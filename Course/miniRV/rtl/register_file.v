==> flow/design.v <==
module mux_16to1_32bits 
(   
    input   wire    [31:0]  in0,
    input   wire    [31:0]  in1,
    input   wire    [31:0]  in2,
    input   wire    [31:0]  in3,
    input   wire    [31:0]  in4,
    input   wire    [31:0]  in5,
    input   wire    [31:0]  in6,
    input   wire    [31:0]  in7,
    input   wire    [31:0]  in8,
    input   wire    [31:0]  in9,
    input   wire    [31:0]  in10,
    input   wire    [31:0]  in11,
    input   wire    [31:0]  in12,
    input   wire    [31:0]  in13,
    input   wire    [31:0]  in14,
    input   wire    [31:0]  in15,
    input   wire    [3:0]   sel, 
    output  wire    [31:0]  mux_out
);
    reg [31:0] reg_mux_out;
    always @(*) 
    begin
        case (sel)
            4'b0000: reg_mux_out = in0;
            4'b0001: reg_mux_out = in1;
            4'b0010: reg_mux_out = in2;
            4'b0011: reg_mux_out = in3;
            4'b0100: reg_mux_out = in4;
            4'b0101: reg_mux_out = in5;
            4'b0110: reg_mux_out = in6;
            4'b0111: reg_mux_out = in7;
            4'b1000: reg_mux_out = in8;
            4'b1001: reg_mux_out = in9;
            4'b1010: reg_mux_out = in10;
            4'b1011: reg_mux_out = in11;
            4'b1100: reg_mux_out = in12;
            4'b1101: reg_mux_out = in13;
            4'b1110: reg_mux_out = in14;
            4'b1111: reg_mux_out = in15;
            default: reg_mux_out = 32'd0;
        endcase
    end
    assign mux_out = reg_mux_out;
endmodule
module register_32bits 
(
    input   wire [31:0]     D,
    input   wire            enable,
    input   wire            clk,
    input   wire            rst,
    output  wire [31:0]     reg_out
);
    reg [31:0] reg_reg_out;
    always @(posedge clk or posedge rst)
    begin
        if (rst) 
        begin
            reg_reg_out <= 32'b0;
        end
        else 
        begin
            if (clk) 
            begin
                if (enable) 
                begin
                    reg_reg_out <= D;
                end
            end
        end
    end
    assign reg_out = reg_reg_out;
endmodule
module register_file
(
    input   wire [4:0]  rs1_addr,
    input   wire [4:0]  rs2_addr,
    input   wire [4:0]  rd_addr,
    input   wire        reg_write,
    input   wire [31:0] rd_data,
    input   wire        clk,
    input   wire        rst,
    output  wire [31:0] rs1_val,
    output  wire [31:0] rs2_val,
    output wire [31:0] register_32bits_0_value,
    output wire [31:0] register_32bits_1_value,
    output wire [31:0] register_32bits_2_value,
    output wire [31:0] register_32bits_3_value,
    output wire [31:0] register_32bits_4_value,
    output wire [31:0] register_32bits_5_value,
    output wire [31:0] register_32bits_6_value,
    output wire [31:0] register_32bits_7_value,
    output wire [31:0] register_32bits_8_value,
    output wire [31:0] register_32bits_9_value,
    output wire [31:0] register_32bits_10_value,
    output wire [31:0] register_32bits_11_value,
    output wire [31:0] register_32bits_12_value,
    output wire [31:0] register_32bits_13_value,
    output wire [31:0] register_32bits_14_value,
    output wire [31:0] register_32bits_15_value
);
    wire [31:0] wire_register_32bits_0_reg_out;
    wire [31:0] wire_register_32bits_1_reg_out;
    wire [31:0] wire_register_32bits_2_reg_out;
    wire [31:0] wire_register_32bits_3_reg_out;
    wire [31:0] wire_register_32bits_4_reg_out;
    wire [31:0] wire_register_32bits_5_reg_out;
    wire [31:0] wire_register_32bits_6_reg_out;
    wire [31:0] wire_register_32bits_7_reg_out;
    wire [31:0] wire_register_32bits_8_reg_out;
    wire [31:0] wire_register_32bits_9_reg_out;
    wire [31:0] wire_register_32bits_10_reg_out;
    wire [31:0] wire_register_32bits_11_reg_out;
    wire [31:0] wire_register_32bits_12_reg_out;
    wire [31:0] wire_register_32bits_13_reg_out;
    wire [31:0] wire_register_32bits_14_reg_out;
    wire [31:0] wire_register_32bits_15_reg_out;
    assign register_32bits_0_value  = wire_register_32bits_0_reg_out;
    assign register_32bits_1_value  = wire_register_32bits_1_reg_out;
    assign register_32bits_2_value  = wire_register_32bits_2_reg_out;
    assign register_32bits_3_value  = wire_register_32bits_3_reg_out;
    assign register_32bits_4_value  = wire_register_32bits_4_reg_out;
    assign register_32bits_5_value  = wire_register_32bits_5_reg_out;
    assign register_32bits_6_value  = wire_register_32bits_6_reg_out;
    assign register_32bits_7_value  = wire_register_32bits_7_reg_out;
    assign register_32bits_8_value  = wire_register_32bits_8_reg_out;
    assign register_32bits_9_value  = wire_register_32bits_9_reg_out;
    assign register_32bits_10_value = wire_register_32bits_10_reg_out;
    assign register_32bits_11_value = wire_register_32bits_11_reg_out;
    assign register_32bits_12_value = wire_register_32bits_12_reg_out;
    assign register_32bits_13_value = wire_register_32bits_13_reg_out;
    assign register_32bits_14_value = wire_register_32bits_14_reg_out;
    assign register_32bits_15_value = wire_register_32bits_15_reg_out;
    register_32bits register_32bits_0 
    (
        .D(32'd0),
        .enable((rd_addr == 5'd0) && reg_write),
        .clk(clk),
        .rst(rst),
        .reg_out(wire_register_32bits_0_reg_out)
    );
    register_32bits register_32bits_1 
    (
        .D(rd_data),
        .enable((rd_addr == 5'd1) && reg_write),
        .clk(clk),
        .rst(rst),
        .reg_out(wire_register_32bits_1_reg_out)
    );
    register_32bits register_32bits_2
    (
        .D(rd_data),
        .enable((rd_addr == 5'd2) && reg_write),
        .clk(clk),
        .rst(rst),
        .reg_out(wire_register_32bits_2_reg_out)
    );
    register_32bits register_32bits_3
    (
        .D(rd_data),
        .enable((rd_addr == 5'd3) && reg_write),
        .clk(clk),
        .rst(rst),
        .reg_out(wire_register_32bits_3_reg_out)
    );
    register_32bits register_32bits_4 
    (
        .D(rd_data),
        .enable((rd_addr == 5'd4) && reg_write),
        .clk(clk),
        .rst(rst),
        .reg_out(wire_register_32bits_4_reg_out)
    );
    register_32bits register_32bits_5
    (
        .D(rd_data),
        .enable((rd_addr == 5'd5) && reg_write),
        .clk(clk),
        .rst(rst),
        .reg_out(wire_register_32bits_5_reg_out)
    );
    register_32bits register_32bits_6 
    (
        .D(rd_data),
        .enable((rd_addr == 5'd6) && reg_write),
        .clk(clk),
        .rst(rst),
        .reg_out(wire_register_32bits_6_reg_out)
    );
    register_32bits register_32bits_7 
    (
        .D(rd_data),
        .enable((rd_addr == 5'd7) && reg_write),
        .clk(clk),
        .rst(rst),
        .reg_out(wire_register_32bits_7_reg_out)
    );
    register_32bits register_32bits_8 
    (
        .D(rd_data),
        .enable((rd_addr == 5'd8) && reg_write),
        .clk(clk),
        .rst(rst),
        .reg_out(wire_register_32bits_8_reg_out)
    );
    register_32bits register_32bits_9 
    (
        .D(rd_data),
        .enable((rd_addr == 5'd9) && reg_write),
        .clk(clk),
        .rst(rst),
        .reg_out(wire_register_32bits_9_reg_out)
    );
    register_32bits register_32bits_10 
    (
        .D(rd_data),
        .enable((rd_addr == 5'd10) && reg_write),
        .clk(clk),
        .rst(rst),
        .reg_out(wire_register_32bits_10_reg_out)
    );
    register_32bits register_32bits_11 
    (
        .D(rd_data),
        .enable((rd_addr == 5'd11) && reg_write),
        .clk(clk),
        .rst(rst),
        .reg_out(wire_register_32bits_11_reg_out)
    );
    register_32bits register_32bits_12 
    (
        .D(rd_data),
        .enable((rd_addr == 5'd12) && reg_write),
        .clk(clk),
        .rst(rst),
        .reg_out(wire_register_32bits_12_reg_out)
    );
    register_32bits register_32bits_13 
    (
        .D(rd_data),
        .enable((rd_addr == 5'd13) && reg_write),
        .clk(clk),
        .rst(rst),
        .reg_out(wire_register_32bits_13_reg_out)
    );
    register_32bits register_32bits_14 
    (
        .D(rd_data),
        .enable((rd_addr == 5'd14) && reg_write),
        .clk(clk),
        .rst(rst),
        .reg_out(wire_register_32bits_14_reg_out)
    );
    register_32bits register_32bits_15 
    (
        .D(rd_data),
        .enable((rd_addr == 5'd15) && reg_write),
        .clk(clk),
        .rst(rst),
        .reg_out(wire_register_32bits_15_reg_out)
    );
    mux_16to1_32bits mux_16to1_32bits_0 
    (
        .in0(wire_register_32bits_0_reg_out),
        .in1(wire_register_32bits_1_reg_out),
        .in2(wire_register_32bits_2_reg_out),
        .in3(wire_register_32bits_3_reg_out),
        .in4(wire_register_32bits_4_reg_out),
        .in5(wire_register_32bits_5_reg_out),
        .in6(wire_register_32bits_6_reg_out),
        .in7(wire_register_32bits_7_reg_out),
        .in8(wire_register_32bits_8_reg_out),
        .in9(wire_register_32bits_9_reg_out),
        .in10(wire_register_32bits_10_reg_out),
        .in11(wire_register_32bits_11_reg_out),
        .in12(wire_register_32bits_12_reg_out),
        .in13(wire_register_32bits_13_reg_out),
        .in14(wire_register_32bits_14_reg_out),
        .in15(wire_register_32bits_15_reg_out),
        .sel(rs1_addr[3:0]),
        .mux_out(rs1_val)
    );
    mux_16to1_32bits mux_16to1_32bits_1
    (
        .in0(wire_register_32bits_0_reg_out),
        .in1(wire_register_32bits_1_reg_out),
        .in2(wire_register_32bits_2_reg_out),
        .in3(wire_register_32bits_3_reg_out),
        .in4(wire_register_32bits_4_reg_out),
        .in5(wire_register_32bits_5_reg_out),
        .in6(wire_register_32bits_6_reg_out),
        .in7(wire_register_32bits_7_reg_out),
        .in8(wire_register_32bits_8_reg_out),
        .in9(wire_register_32bits_9_reg_out),
        .in10(wire_register_32bits_10_reg_out),
        .in11(wire_register_32bits_11_reg_out),
        .in12(wire_register_32bits_12_reg_out),
        .in13(wire_register_32bits_13_reg_out),
        .in14(wire_register_32bits_14_reg_out),
        .in15(wire_register_32bits_15_reg_out),
        .sel(rs2_addr[3:0]),
        .mux_out(rs2_val)
    );
endmodule
* Step by step through the tools: register_file
What the tools print for register_file, step after step.
Line numbers count from 1 in the design file above.
Not given: n/a
- Top module :: register_file
- Clock input :: clk
- Standard-cell library :: sky130hd
- Timing corner :: tt_025C_1v80

* Word-level counts
Counts by Yosys on the flattened word-level netlist (proc, flatten, opt, wreduce; memories kept). Register bits leave out memories and registers merged into their read ports (data or address); mux counts leave out enables and synchronous resets folded into registers. Print and check cells are left out. Cells with the same type and inputs are merged into one.
- Register bits after elaboration :: 480
- Latch bits :: 0
- Bits in writable memories :: 0
- Memory bits (read-only) :: 0
- Word width x clocked read ports :: 0
- Memories kept :: 0
- Input bits :: 50
- Output and inout bits :: 576
- Elaborated cells :: 79
- Add/sub/neg operators :: 0
- Multiply operators :: 0
- Divide/modulo/power cells :: 0
- $lt $le $gt $ge :: 0
- Equality and inequality tests :: 45
- Shifts and indexed selects :: 0
- Muxes and demuxes :: 2
- Bitwise gates (word level) :: 0
- Reduce/logical cells :: 17
** Operators by type and width (number)
- 32-bit parallel mux with 16-bit select :: 2
- 4-bit equality test (second input constant) :: 16
- 5-bit by 4-bit equality test with 1-bit output (second input constant) :: 8
- 4-bit by 3-bit equality test with 1-bit output (second input constant) :: 8
- 5-bit by 3-bit equality test with 1-bit output (second input constant) :: 4
- 4-bit by 2-bit equality test with 1-bit output (second input constant) :: 4
- 1-bit logical AND :: 15
- 5-bit by 2-bit equality test with 1-bit output (second input constant) :: 2
- 4-bit by 1-bit equality test with 1-bit output (second input constant) :: 2
- 4-bit logical NOT :: 2
- 5-bit by 1-bit equality test with 1-bit output (second input constant) :: 1

* Depth
Depth = most cells in a row (Yosys ltp): at word level without a register or memory, in the mapped netlist without a sequential cell, where the memories' decode and read muxes count.
- Depth after elaboration :: 2
- ABC_AREA :: 0
- Mapped depth :: 8

* Netlist
Yosys stat after the flow's synthesis: flattened, memories mapped to cells. It holds for the ABC_AREA given above (unset counts as 0); a run with the other value may have another netlist.
Totals and module areas in this step are rounded.
- Cell count :: 2053
- Synthesis area :: 25700 um2
- Sequential area :: 12000 um2
- Flip-flop cells :: 480
** Cells by type (number)
- sky130_fd_sc_hd__dfrtp_1 :: 480
- sky130_fd_sc_hd__mux2_2 :: 487
- sky130_fd_sc_hd__mux2i_1 :: 143
- sky130_fd_sc_hd__a22oi_1 :: 143
- sky130_fd_sc_hd__a22o_1 :: 66
- sky130_fd_sc_hd__buf_2 :: 87
- sky130_fd_sc_hd__buf_4 :: 54
- sky130_fd_sc_hd__o22a_1 :: 46
- sky130_fd_sc_hd__mux4_2 :: 17
- sky130_fd_sc_hd__o22ai_1 :: 47
- sky130_fd_sc_hd__a221o_1 :: 27
- sky130_fd_sc_hd__clkbuf_1 :: 70
- sky130_fd_sc_hd__a222oi_1 :: 22
- sky130_fd_sc_hd__nor3b_1 :: 25
- sky130_fd_sc_hd__a221oi_1 :: 20
- sky130_fd_sc_hd__nand2_1 :: 45
- sky130_fd_sc_hd__nand4_1 :: 25
- sky130_fd_sc_hd__buf_6 :: 13
Other cell types: 48; their cells: 236.
The figures by module come from a second, unflattened synthesis with its own total; it is not the netlist above.
- Cells (unflattened synthesis) :: 2342
- Area (unflattened synthesis) :: 29900 um2
Rows give one instance, submodules left out.
** By module
- register_32bits :: times used 16, cells 69, area 1350 um2, seq. area 801 um2
- mux_16to1_32bits :: times used 2, cells 607, area 4100 um2, seq. area 0.0 um2
- register_file :: times used 1, cells 24, area 135 um2, seq. area 0.0 um2

* Worst setup path after synthesis
OpenSTA on the mapped netlist: ideal clock, no wires. The path of least setup slack (recovery checks aside). Input and output delay are each 20% of the period. Register names are those of the netlist, which keeps one name where synthesis merged equal registers.
- Kind :: input to output
- From :: input rs1_addr[2]
- To :: output rs1_val[6]
- Clock period :: 2.95 ns
- External input delay :: 0.590 ns
- External output delay :: 0.590 ns
- Time at the first pin :: 0.590 ns
- Data arrival time :: 1.878 ns
- Required time :: 2.360 ns
- Setup slack :: 0.482 ns
- Path delay :: 1.288 ns
- Stages :: 7
- Buffers on the path :: 3
- Period reached after synthesis :: 2.468 ns
"path delay" is the arrival time less input delay plus setup time.
At an output port there is no setup time.
"stages": output pins that drive a net of the path, with the launching flip-flop's if there is one; two outputs of one cell count as two.
"period reached after synthesis" is the clock period less the worst setup slack; recovery checks do not enter. This is arithmetic on one report: input and output delays are still those of the set period (20% each).
Between the ends stands the longest chain of elaborated cells between them, by number of cells; it is not shown to be the way that was timed. Of several equally long chains one is given.
Each line given opens the expression or statement behind the cell; cells for indexed reads and writes are added by Yosys, which also makes memories of some case tables.
- Cells stage by stage :: sky130_fd_sc_hd__buf_4 > sky130_fd_sc_hd__buf_6 > sky130_fd_sc_hd__and3b_1 > sky130_fd_sc_hd__buf_2 > sky130_fd_sc_hd__a22o_1 > sky130_fd_sc_hd__a2111oi_2 > sky130_fd_sc_hd__nand3_1
- Length of the longest elaborated chain :: 2
- Elaborated cells on any way between the ends :: 17
- Source lines of those cells :: 1
** RTL lines, path after synthesis
- start, declared :: line 77 : input   wire [4:0]  rs1_addr,
- 4-bit equality test :: line 25 : case (sel)
- 32-bit parallel mux with 16-bit select :: line 25
- end, declared :: line 84 : output  wire [31:0] rs1_val,

* Worst path after layout
From the final timing report of entry A: the path of least setup slack in the routed layout; clock arrival at registers is part of the times.
- Kind :: input to output
- From :: input rs2_addr[3]
- To :: output rs2_val[6]
- Clock period :: 3.83 ns
- External input delay :: 0.77 ns
- External output delay :: 0.77 ns
- Time at the first pin :: 0.77 ns
- Data arrival time :: 3.00 ns
- Required time :: 3.06 ns
- Setup slack :: 0.06 ns
- Stages :: 6
- Buffers on the path :: 3
Between the ends stands the longest chain of elaborated cells between them, by number of cells; it is not shown to be the way that was timed. Of several equally long chains one is given.
- Cells stage by stage :: sky130_fd_sc_hd__buf_4 > sky130_fd_sc_hd__buf_4 > sky130_fd_sc_hd__mux2i_1 > sky130_fd_sc_hd__o221ai_1 > sky130_fd_sc_hd__or4_1 > sky130_fd_sc_hd__clkdlybuf4s50_1
- Length of the longest elaborated chain :: 2
- Elaborated cells on any way between the ends :: 17
- Source lines of those cells :: 1
** RTL lines, path post-layout
- start, declared :: line 78 : input   wire [4:0]  rs2_addr,
- 4-bit equality test :: line 25 : case (sel)
- 32-bit parallel mux with 16-bit select :: line 25
- end, declared :: line 85 : output  wire [31:0] rs2_val,

Module register_file, platform sky130hd: 2 stored runs of the flow (Yosys, OpenROAD) with differing settings, in no particular order. Input and output delays are each 20% of the period that was set; the output load is 0.01 pF.
"time of the worst setup path" is the time allowed to the run's worst setup path (the clock period less input and output delay, where it has them) less its slack. Clock arrival times count: a late capture clock shortens it, a late launch clock lengthens it.
"total power after layout": no workload was simulated; the value follows from the tool's default switching activity.
Values from the reports are rounded here.

** Entry A
- Settings :: period_ns=3.83; CAP_MARGIN=20; CORE_MARGIN=2; CORE_UTILIZATION=40; SLEW_MARGIN=20
- Synthesized cell area :: 25700 um2
- Die footprint :: 66400 um2
- Utilization in the final report :: 56.2%
- Setup slack of the worst path :: 0.059 ns
- Setup TNS :: 0.000 ns
- Total power after layout :: 19.3 mW
- Time of the worst setup path :: 2.24 ns
- Kind of the worst setup path :: input to output

** Entry B
- Settings :: period_ns=3.88; CORE_UTILIZATION=18; SETUP_SLACK_MARGIN=-0.2; PLACE_DENSITY_LB_ADDON=0.1; CTS_CLUSTER_SIZE=94; SLEW_MARGIN=40; MAX_ROUTING_LAYER=met5; CAP_MARGIN=20; CORE_MARGIN=2
- Synthesized cell area :: 25700 um2
- Die footprint :: 146000 um2
- Utilization in the final report :: 26.4%
- Setup slack of the worst path :: -0.118 ns
- Setup TNS :: -0.118 ns
- Total power after layout :: 20.3 mW
- Time of the worst setup path :: 2.45 ns
- Kind of the worst setup path :: input to output
